==> flow/design.v <==
module ALB (
    input             clk,
    input             resetb,
    input      [7:0]  R_in,
    input      [7:0]  S_in,
    input             CI_in,
    input      [1:0]  ALB_MI,
    output reg [7:0]  F,
    output            CO,
    output            ZO,
    output            NO,
    output            VO
);
    reg [7:0] R, S;
    reg       CI;
    always @(posedge clk or negedge resetb) begin
        if (!resetb) begin
            R <= 8'b0;
            S <= 8'b0;
            CI <= 1'b0;
        end else begin
            R <= R_in;
            S <= S_in;
            CI <= CI_in;
        end
    end
    wire [8:0] add_result  = {1'b0, R} + {1'b0, S} + CI;
    wire [8:0] sub_result  = {1'b0, R} + {1'b0, ~S} + CI;   
    wire [7:0] and_result  = R & S;
    wire [7:0] or_result   = R | S;
    assign CO = (ALB_MI == 2'b00) ? sub_result[8] :
                (ALB_MI == 2'b10) ? add_result[8] : 1'b0;
    assign ZO = (F == 8'b00000000);
    assign NO = F[7];
    assign VO = (ALB_MI == 2'b10) ?
                ((R[7] == S[7]) && (F[7] != R[7])) :
                (ALB_MI == 2'b00) ?
                ((R[7] != S[7]) && (F[7] != R[7])) :
                1'b0;
    always @(*) begin
        case (ALB_MI)
            2'b00: F = sub_result[7:0];
            2'b01: F = and_result;
            2'b10: F = add_result[7:0];
            2'b11: F = or_result;
            default: F = 8'b00000000;
        endcase
    end
endmodule
* Reports on ALB
Tool output for the design above, in the order of the flow.
Lines are those of the file above, counted from 1.
Cell names lack the library's common part.
The mark n/a stands for no value.
- Top module :: ALB
- Clock :: clk
- Cell library :: sky130hd
- Library corner :: tt_025C_1v80

* Word level
Counts by Yosys on the flattened word-level netlist (proc, flatten, opt, wreduce; memories kept). Register bits leave out memories and registers merged into their read ports (data or address); mux counts leave out enables and synchronous resets folded into registers. Print and check cells are left out. Cells with the same type and inputs are merged into one.
- Register bits :: 17
- Input port bits :: 21
- Output and inout port bits :: 12
- Elaborated cells :: 25
- Add/sub/neg operators :: 4
- Equal/unequal tests :: 6
- Muxes and demuxes :: 5
- Bitwise operators :: 3
- Reduce/logical cells :: 4
** Operator list (number)
- 8-bit case mux with 4-bit select :: 1
- 8-bit by 8-bit adder with 9-bit output :: 2
- 9-bit by 1-bit adder with 9-bit output :: 2
- 8-bit bitwise AND :: 1
- 8-bit OR :: 1
- 8-bit NOT :: 1
- 8-bit logical NOT :: 1
- 2-bit == test (second input constant) :: 2
- 1-bit two-way mux :: 4
- 1-bit inequality test :: 2
- 1-bit logical AND :: 2
- 2-bit by 1-bit == test with 1-bit output (second input constant) :: 1
- 2-bit logical NOT :: 1
- 1-bit == test :: 1

* Longest topological paths
Yosys ltp: most cells in a row. Word level: on the elaborated netlist, between registers, memories and ports. Mapped: between sequential cells and ports; inverters and the memories' decode and read muxes count.
- Word-level depth :: 8
- ABC_AREA :: 0
- Depth in mapped cells :: 10
- Gate-level depth less buffers :: 10

* After synthesis
The flow's flattened synthesis, as Yosys stat reports it; memories are mapped. The netlist is that of the ABC_AREA named above (0 if unset); the other value can give another one.
Totals and module areas in this step are rounded.
** Cells by type
- dfrtp_1 :: number 17, total area 425.408 um^2
- ha_1 :: number 23, total area 287.776 um^2
- inv_1 :: number 28, total area 105.101 um^2
- fa_1 :: number 4, total area 80.077 um^2
- mux4_2 :: number 3, total area 67.565 um^2
- nand2b_1 :: number 7, total area 43.792 um^2
- nand2_1 :: number 10, total area 37.536 um^2
- xnor2_1 :: number 4, total area 35.034 um^2
- a21oi_1 :: number 6, total area 30.029 um^2
- mux2i_1 :: number 3, total area 30.029 um^2
- nor2_1 :: number 8, total area 30.029 um^2
- o211ai_1 :: number 3, total area 22.522 um^2
- a31oi_4 :: number 1, total area 21.27 um^2
- a221o_1 :: number 2, total area 20.019 um^2
- o21ai_0 :: number 4, total area 20.019 um^2
- a2111oi_0 :: number 2, total area 17.517 um^2
- a211o_1 :: number 2, total area 17.517 um^2
- a21oi_2 :: number 2, total area 17.517 um^2
Other cell types: 28; their cells: 37.
- Mapped cells :: 166
- Synthesis area :: 1580 um^2
- Sequential part of the area :: 425 um^2
- Flip-flops :: 17

* Worst setup path after synthesis
OpenSTA on the mapped netlist: ideal clock, no wires. The path of least setup slack (recovery checks aside). Input and output delay are each 20% of the period. Register names are those of the netlist, which keeps one name where synthesis merged equal registers.
- Path type :: flip-flop to output port
- From :: reg CI
- To :: out ZO
- Period :: 2.83 ns
- Output delay :: 0.566 ns
- Launch time at the first pin :: 0.000 ns
- Arrival :: 2.382 ns
- Data required time :: 2.264 ns
- Path slack :: -0.118 ns
- Delay of the path :: 2.382 ns
- Driving pins on the path :: 8
- Buffers on the path :: 0
- Synthesis period reached :: 2.948 ns
"delay of the path" = arrival - input delay + setup time.
A path that ends at an output port has no setup time.
"driving pins on the path": output pins that drive a net of the path, with the launching flip-flop's if there is one; two outputs of one cell count as two.
"synthesis period reached" is the clock period less the worst setup slack; recovery checks do not enter. This is arithmetic on one report: input and output delays are still those of the set period (20% each).
Between the ends stands the longest chain of elaborated cells between them, by number of cells; it is not shown to be the way that was timed. Of several equally long chains one is given.
A line is the first line of the expression or statement that the cell stems from. Yosys adds cells for indexed reads and writes and turns some case tables into memories.
- Path through :: dfrtp_1 fa_1 fa_1 xnor2_1 mux4_2 nor3_1 o2111ai_1 nor4_2
- Cells in the longest elaborated chain :: 3
** Ends and longest elaborated chain, post-synthesis
- start, declared :: line 15 : reg       CI;
- start, assigned :: line 20 : CI <= 1'b0;
- start, assigned :: line 24 : CI <= CI_in;
- 9-bit by 1-bit adder with 9-bit output :: line 27 : wire [8:0] add_result  = {1'b0, R} + {1'b0, S} + CI;
- 8-bit case mux with 4-bit select :: line 41 : case (ALB_MI)
- 8-bit logical NOT :: line 33 : assign ZO = (F == 8'b00000000);
- end, declared :: line 10 : output            ZO,

* Timing after layout
From the final timing report of run A: the path of least setup slack in the routed layout; clock arrival at registers is part of the times.
- Path type :: flip-flop to output port
- From :: reg CI
- To :: out ZO
- Period :: 2.85 ns
- Output delay :: 0.57 ns
- Launch time at the first pin :: 0.26 ns
- Arrival :: 2.74 ns
- Data required time :: 2.28 ns
- Path slack :: -0.46 ns
- Driving pins on the path :: 9
- Buffers on the path :: 1
Between the ends stands the longest chain of elaborated cells between them, by number of cells; it is not shown to be the way that was timed. Of several equally long chains one is given.
- Path through :: dfrtp_1 fa_2 fa_2 xnor2_1 mux4_2 nor3_4 o2111ai_2 nor4_2 buf_2
- Cells in the longest elaborated chain :: 3
** Ends and longest elaborated chain, post-layout
- start, declared :: line 15 : reg       CI;
- start, assigned :: line 20 : CI <= 1'b0;
- start, assigned :: line 24 : CI <= CI_in;
- 9-bit by 1-bit adder with 9-bit output :: line 27 : wire [8:0] add_result  = {1'b0, R} + {1'b0, S} + CI;
- 8-bit case mux with 4-bit select :: line 41 : case (ALB_MI)
- 8-bit logical NOT :: line 33 : assign ZO = (F == 8'b00000000);
- end, declared :: line 10 : output            ZO,

Design ALB on sky130hd. What follows are 2 stored runs of the flow, each under its own settings; their order means nothing. The constraints put input and output delay at 20% of the set period each and load the outputs with 0.01 pF.
By "time of the worst setup path" is meant the share of the clock period that the worst setup path is allowed (20% is reserved at inputs, 20% at outputs), minus its slack. Clock arrival times at its registers enter into it.
By "overall power" is meant OpenSTA's value without simulated activity: inputs other than the clock are taken to toggle once in ten clock periods, and the tool carries that through the logic.
Measured values are rounded.

* Run A
** Files
==> flow/run.sh <==
#!/bin/bash
# the make line also repeats the synthesis and layout settings of config.mk as NAME=value (left out here)
make -C /OpenROAD-flow-scripts/flow DESIGN_CONFIG=/design/flow/config.mk WORK_HOME=/design/flow/orfs CLKGATE_MAP_FILE= finish
==> flow/config.mk <==
export PLATFORM = sky130hd
export DESIGN_NAME = ALB
export DESIGN_NICKNAME = ALB
export VERILOG_FILES = /design/flow/design.v
export SDC_FILE = /design/flow/constraint.sdc
export NUM_CORES = 4
export LEC_CHECK = 0
export ABC_AREA = 0
export CAP_MARGIN = 20
export CELL_PAD_IN_SITES_GLOBAL_PLACEMENT = 2
export CORE_ASPECT_RATIO = 1.54
export CORE_MARGIN = 2
export CORE_UTILIZATION = 27
export CTS_CLUSTER_SIZE = 72
export MIN_ROUTING_LAYER = met1
export PLACE_DENSITY = 0.55
export SETUP_SLACK_MARGIN = 0.02
export SLEW_MARGIN = 20
export TNS_END_PERCENT = 95
==> flow/constraint.sdc <==
create_clock -name core_clock -period 2.85 [get_ports {clk}]
set_input_delay 0.5700 -clock core_clock [delete_from_list [all_inputs] [get_ports {clk}]]
set_output_delay 0.5700 -clock core_clock [all_outputs]
set_load 0.01 [all_outputs]
** Results
- Worst setup slack after layout :: -0.457 ns
- Chip area in the Yosys report :: 1580 um^2
- Post-route worst hold slack :: 0.732 ns
- Time of the worst setup path :: 2.74 ns
- Critical path kind :: flip-flop to output port
- Area inside the die boundary :: 6500 um^2
- Standard-cell area after layout :: 2670 um^2
- Overall power :: 896 uW
- Final utilization :: 0.471

* Run B
** Files
==> flow/run.sh <==
#!/bin/bash
# the make line also repeats the synthesis and layout settings of config.mk as NAME=value (left out here)
make -C /OpenROAD-flow-scripts/flow DESIGN_CONFIG=/design/flow/config.mk WORK_HOME=/design/flow/orfs CLKGATE_MAP_FILE= finish
==> flow/config.mk <==
export PLATFORM = sky130hd
export DESIGN_NAME = ALB
export DESIGN_NICKNAME = ALB
export VERILOG_FILES = /design/flow/design.v
export SDC_FILE = /design/flow/constraint.sdc
export NUM_CORES = 4
export LEC_CHECK = 0
export ABC_AREA = 0
export CAP_MARGIN = 20
export CELL_PAD_IN_SITES_GLOBAL_PLACEMENT = 3
export CORE_MARGIN = 2
export CORE_UTILIZATION = 16
export CTS_CLUSTER_DIAMETER = 337
export GPL_TIMING_DRIVEN = 1
export MIN_ROUTING_LAYER = met1
export PLACE_DENSITY_LB_ADDON = 0.07
export SLEW_MARGIN = 20
export TNS_END_PERCENT = 25
==> flow/constraint.sdc <==
create_clock -name core_clock -period 3.55 [get_ports {clk}]
set_input_delay 0.7100 -clock core_clock [delete_from_list [all_inputs] [get_ports {clk}]]
set_output_delay 0.7100 -clock core_clock [all_outputs]
set_load 0.01 [all_outputs]
** Results
- Worst setup slack after layout :: -0.043 ns
- Chip area in the Yosys report :: 1580 um^2
- Post-route worst hold slack :: 0.879 ns
- Time of the worst setup path :: 2.88 ns
- Critical path kind :: flip-flop to output port
- Area inside the die boundary :: 10700 um^2
- Standard-cell area after layout :: 2310 um^2
- Overall power :: 652 uW
- Final utilization :: 0.239
