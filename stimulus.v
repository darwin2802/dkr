==> flow/design.v <==
module stimulus (
    output reg [7:0] R,
    output reg [7:0] S,
    output reg       CI,
    output reg [1:0] ALB_MI,
    input            clk,
    input            resetb
);
    reg [3:0] counter = 0;
    always @(posedge clk or negedge resetb) begin
        if (!resetb) begin
            counter <= 0;
            R <= 8'b0;
            S <= 8'b0;
            CI <= 0;
            ALB_MI <= 2'b00;
        end else begin
            counter <= counter + 1;
            case (counter)
                4'd0: begin R <= 8'h55; S <= 8'h33; CI <= 1'b1; ALB_MI <= 2'b00; end
                4'd1: begin R <= 8'hAA; S <= 8'h0F; CI <= 1'b0; ALB_MI <= 2'b01; end
                4'd2: begin R <= 8'h0F; S <= 8'hF0; CI <= 1'b1; ALB_MI <= 2'b10; end
                4'd3: begin R <= 8'hFF; S <= 8'h00; CI <= 1'b0; ALB_MI <= 2'b11; end
                4'd4: begin R <= 8'h0A; S <= 8'h05; CI <= 1'b1; ALB_MI <= 2'b00; end
                4'd5: begin R <= 8'hF0; S <= 8'h0F; CI <= 1'b0; ALB_MI <= 2'b01; end
                4'd6: begin R <= 8'h3C; S <= 8'hC3; CI <= 1'b1; ALB_MI <= 2'b10; end
                4'd7: begin R <= 8'hAA; S <= 8'h55; CI <= 1'b0; ALB_MI <= 2'b11; end
                default: begin
                    R <= 8'b0; S <= 8'b0; CI <= 0; ALB_MI <= 2'b00;
                end
            endcase
        end
    end
endmodule
Tool chain data of stimulus:

The steps from the RTL of stimulus to its reports follow in flow order.
Lines are those of the file above, counted from 1.
Operators: Yosys type, input widths -> output width; for muxes data width and select width s.
Cell names lack the library's common part.
A cell with n/a has no value.

* design top: stimulus
* clock port: clk
* library: sky130hd
* corner: tt_025C_1v80

Word level:

Yosys after proc, flatten, opt, wreduce and memory -nomap, before mapping. Enables and synchronous resets that opt folds into registers are not counted as muxes. Memory bits, and registers merged into a memory's read port (data or address), are not among the register bits. Print and check cells are not counted. Equal cells are merged and count once.
Memory sizes are those after Yosys's memory passes, which may raise the word count (mostly to a power of two), join words into wider ones and drop unused or constant bits.

* register bits: 23
* ROM bits: 152
* memories kept: 1
* bits of input ports: 2
* output and inout port bits: 19
* elaborated cells: 8

* $add $sub $neg: 1
* muxes and demuxes: 1

Memory list
* (name not given): words 8, width 19, read ports 1, write ports 0, RTL line 19 `case (counter)`

Operator list (count)
* $mux 19: 1
* $add 4x1->4 const B: 1

Logic depth:

Yosys ltp: most cells in a row. Word level: on the elaborated netlist, between registers, memories and ports. Mapped: between sequential cells and ports; inverters and the memories' decode and read muxes count.

* depth after elaboration: 1
* ABC_AREA: 0
* depth in mapped cells: 4
* gate-level depth less buffers: 4

After synthesis:

Source: synth_stat.txt of the flow (Yosys; design flattened, memories mapped). It holds for the ABC_AREA given above (unset counts as 0); a run with the other value may have another netlist.
The area totals of this step are shown rounded.

Cell types
* dfrtp_1: count 22, total area 550.528 um^2
* ha_1: count 6, total area 75.072 um^2
* nor2b_1: count 6, total area 37.536 um^2
* a211oi_1: count 4, total area 30.029 um^2
* a211oi_2: count 2, total area 25.024 um^2
* buf_6: count 2, total area 22.522 um^2
* nor2_1: count 5, total area 18.768 um^2
* a21oi_2: count 2, total area 17.517 um^2
* buf_4: count 2, total area 15.014 um^2
* buf_8: count 1, total area 15.014 um^2
* nand2b_1: count 2, total area 12.512 um^2
* inv_1: count 3, total area 11.261 um^2
* a21oi_1: count 2, total area 10.01 um^2
* mux2i_1: count 1, total area 10.01 um^2
* nor3_1: count 2, total area 10.01 um^2
* or2_4: count 1, total area 8.758 um^2
* xnor2_1: count 1, total area 8.758 um^2
* xor2_1: count 1, total area 8.758 um^2

Not listed: further types 3, cells in them 4.

* mapped cells: 69
* cell area after synthesis: 906 um^2
* mapped flip-flops: 22

Worst setup path after synthesis:

OpenSTA on the mapped netlist: ideal clock, no wires. The path of least setup slack (recovery checks aside). Input and output delay are each 20% of the period. Register names are those of the netlist, which keeps one name where synthesis merged equal registers.

* kind: register -> register
* from: register counter[0]
* to: register R[6]
* clock period: 1410 ps
* setup time: 73 ps
* time at the first pin: 0 ps
* arrival time: 1253 ps
* setup slack: 84 ps
* delay of the path: 1326 ps
* driving pins on the path: 5
* synthesis period reached: 1326 ps

"delay of the path" = arrival - input delay + setup time.
"driving pins on the path": output pins that drive a net of the path, with the launching flip-flop's if there is one; two outputs of one cell count as two.
"synthesis period reached" = period - worst setup slack (recovery checks aside). The figure is calculated, with input and output delays left at 20% of the set period.
Between the ends stands the longest chain of elaborated cells between them, by number of cells; it is not shown to be the way that was timed. Of several equally long chains one is given.
A line is the first line of the expression or statement that the cell stems from. Yosys adds cells for indexed reads and writes and turns some case tables into memories.
The chain passes a memory read, where the word-level depth is cut; so it can be longer than that depth.
At most two assigning lines are given for a register; there are more.

* cells stage by stage: dfrtp_1 > inv_1 > ha_1 > or2_4 > a21oi_2
* length of the longest elaborated chain: 2
* elaborated cells between the ends (all ways): 2
* those cells by class: mux: 1; memory: 1

Ends and longest elaborated chain, post-synthesis
* start, declared: RTL line 9 `reg [3:0] counter = 0;`
* start, assigned: RTL line 12 `counter <= 0;`
* start, assigned: RTL line 18 `counter <= counter + 1;`
* $mem_v2 8x19: RTL line 19 `case (counter)`
* $mux 19: RTL line 19
* end, assigned: RTL line 20 `4'd0: begin R <= 8'h55; S <= 8'h33; CI <= 1'b1; ALB_MI <= 2'b00; end`
* end, assigned: RTL line 21 `4'd1: begin R <= 8'hAA; S <= 8'h0F; CI <= 1'b0; ALB_MI <= 2'b01; end`
* end, declared: RTL line 2 `output reg [7:0] R,`

Path in the finished layout:

Path of least setup slack in the final report of record 1 (OpenROAD, finished layout, wires in). Where an end is a register, its clock arrival counts in the times.
The path's times are printed in steps of 10 ps; the period is the one set.

* kind: register -> register
* from: register counter[0]
* to: register R[6]
* clock period: 938 ps
* setup time: 60 ps
* time at the first pin: 300 ps
* arrival time: 1430 ps
* setup slack: -250 ps
* driving pins on the path: 5

Between the ends stands the longest chain of elaborated cells between them, by number of cells; it is not shown to be the way that was timed. Of several equally long chains one is given.
The chain passes a memory read, where the word-level depth is cut; so it can be longer than that depth.
At most two assigning lines are given for a register; there are more.

* cells stage by stage: dfrtp_2 > inv_4 > ha_4 > or2_4 > a21oi_2
* length of the longest elaborated chain: 2
* elaborated cells between the ends (all ways): 2
* those cells by class: mux: 1; memory: 1

Ends and longest elaborated chain, post-layout
* start, declared: RTL line 9 `reg [3:0] counter = 0;`
* start, assigned: RTL line 12 `counter <= 0;`
* start, assigned: RTL line 18 `counter <= counter + 1;`
* $mem_v2 8x19: RTL line 19 `case (counter)`
* $mux 19: RTL line 19
* end, assigned: RTL line 20 `4'd0: begin R <= 8'h55; S <= 8'h33; CI <= 1'b1; ALB_MI <= 2'b00; end`
* end, assigned: RTL line 21 `4'd1: begin R <= 8'hAA; S <= 8'h0F; CI <= 1'b0; ALB_MI <= 2'b01; end`
* end, declared: RTL line 2 `output reg [7:0] R,`

Lab notebook: stimulus

Top module stimulus; platform sky130hd; tools Yosys and OpenROAD; 2 stored runs in no particular order. Input and output delays are each 20% of the period that was set; the output load is 0.01 pF.
"total design power": no workload was simulated; the value follows from the tool's default switching activity.
Values from the reports are rounded here.

### Record 1

Settings: `period_ns=0.938`, `CORE_UTILIZATION=44`, `SETUP_SLACK_MARGIN=0.1`, `PLACE_DENSITY_LB_ADDON=0.18`, `CORE_ASPECT_RATIO=0.96`, `GPL_TIMING_DRIVEN=1`, `CTS_CLUSTER_SIZE=70`, `MIN_ROUTING_LAYER=met2`, `MAX_ROUTING_LAYER=met4`, `CAP_MARGIN=20`, `CORE_MARGIN=2`, `SLEW_MARGIN=20`

- Synthesized cell area: 906 um^2
- Area inside the die boundary: 2440 um^2
- Final design utilization: 72.5 %
- Setup slack of the worst path: -250 ps
- Total design power: 1490 µW

### Record 2

Settings: `period_ns=1.05`, `CORE_UTILIZATION=64`, `PLACE_DENSITY_LB_ADDON=0.27`, `HOLD_SLACK_MARGIN=-0.03`, `CORE_ASPECT_RATIO=0.51`, `CELL_PAD_IN_SITES_DETAIL_PLACEMENT=0`, `TNS_END_PERCENT=55`, `GPL_TIMING_DRIVEN=0`, `CTS_CLUSTER_SIZE=77`, `CTS_CLUSTER_DIAMETER=193`, `MIN_ROUTING_LAYER=met1`, `MAX_ROUTING_LAYER=met4`, `CAP_MARGIN=20`, `CORE_MARGIN=2`, `SLEW_MARGIN=20`

No final report: floorplanning broke off with PDN-0185.
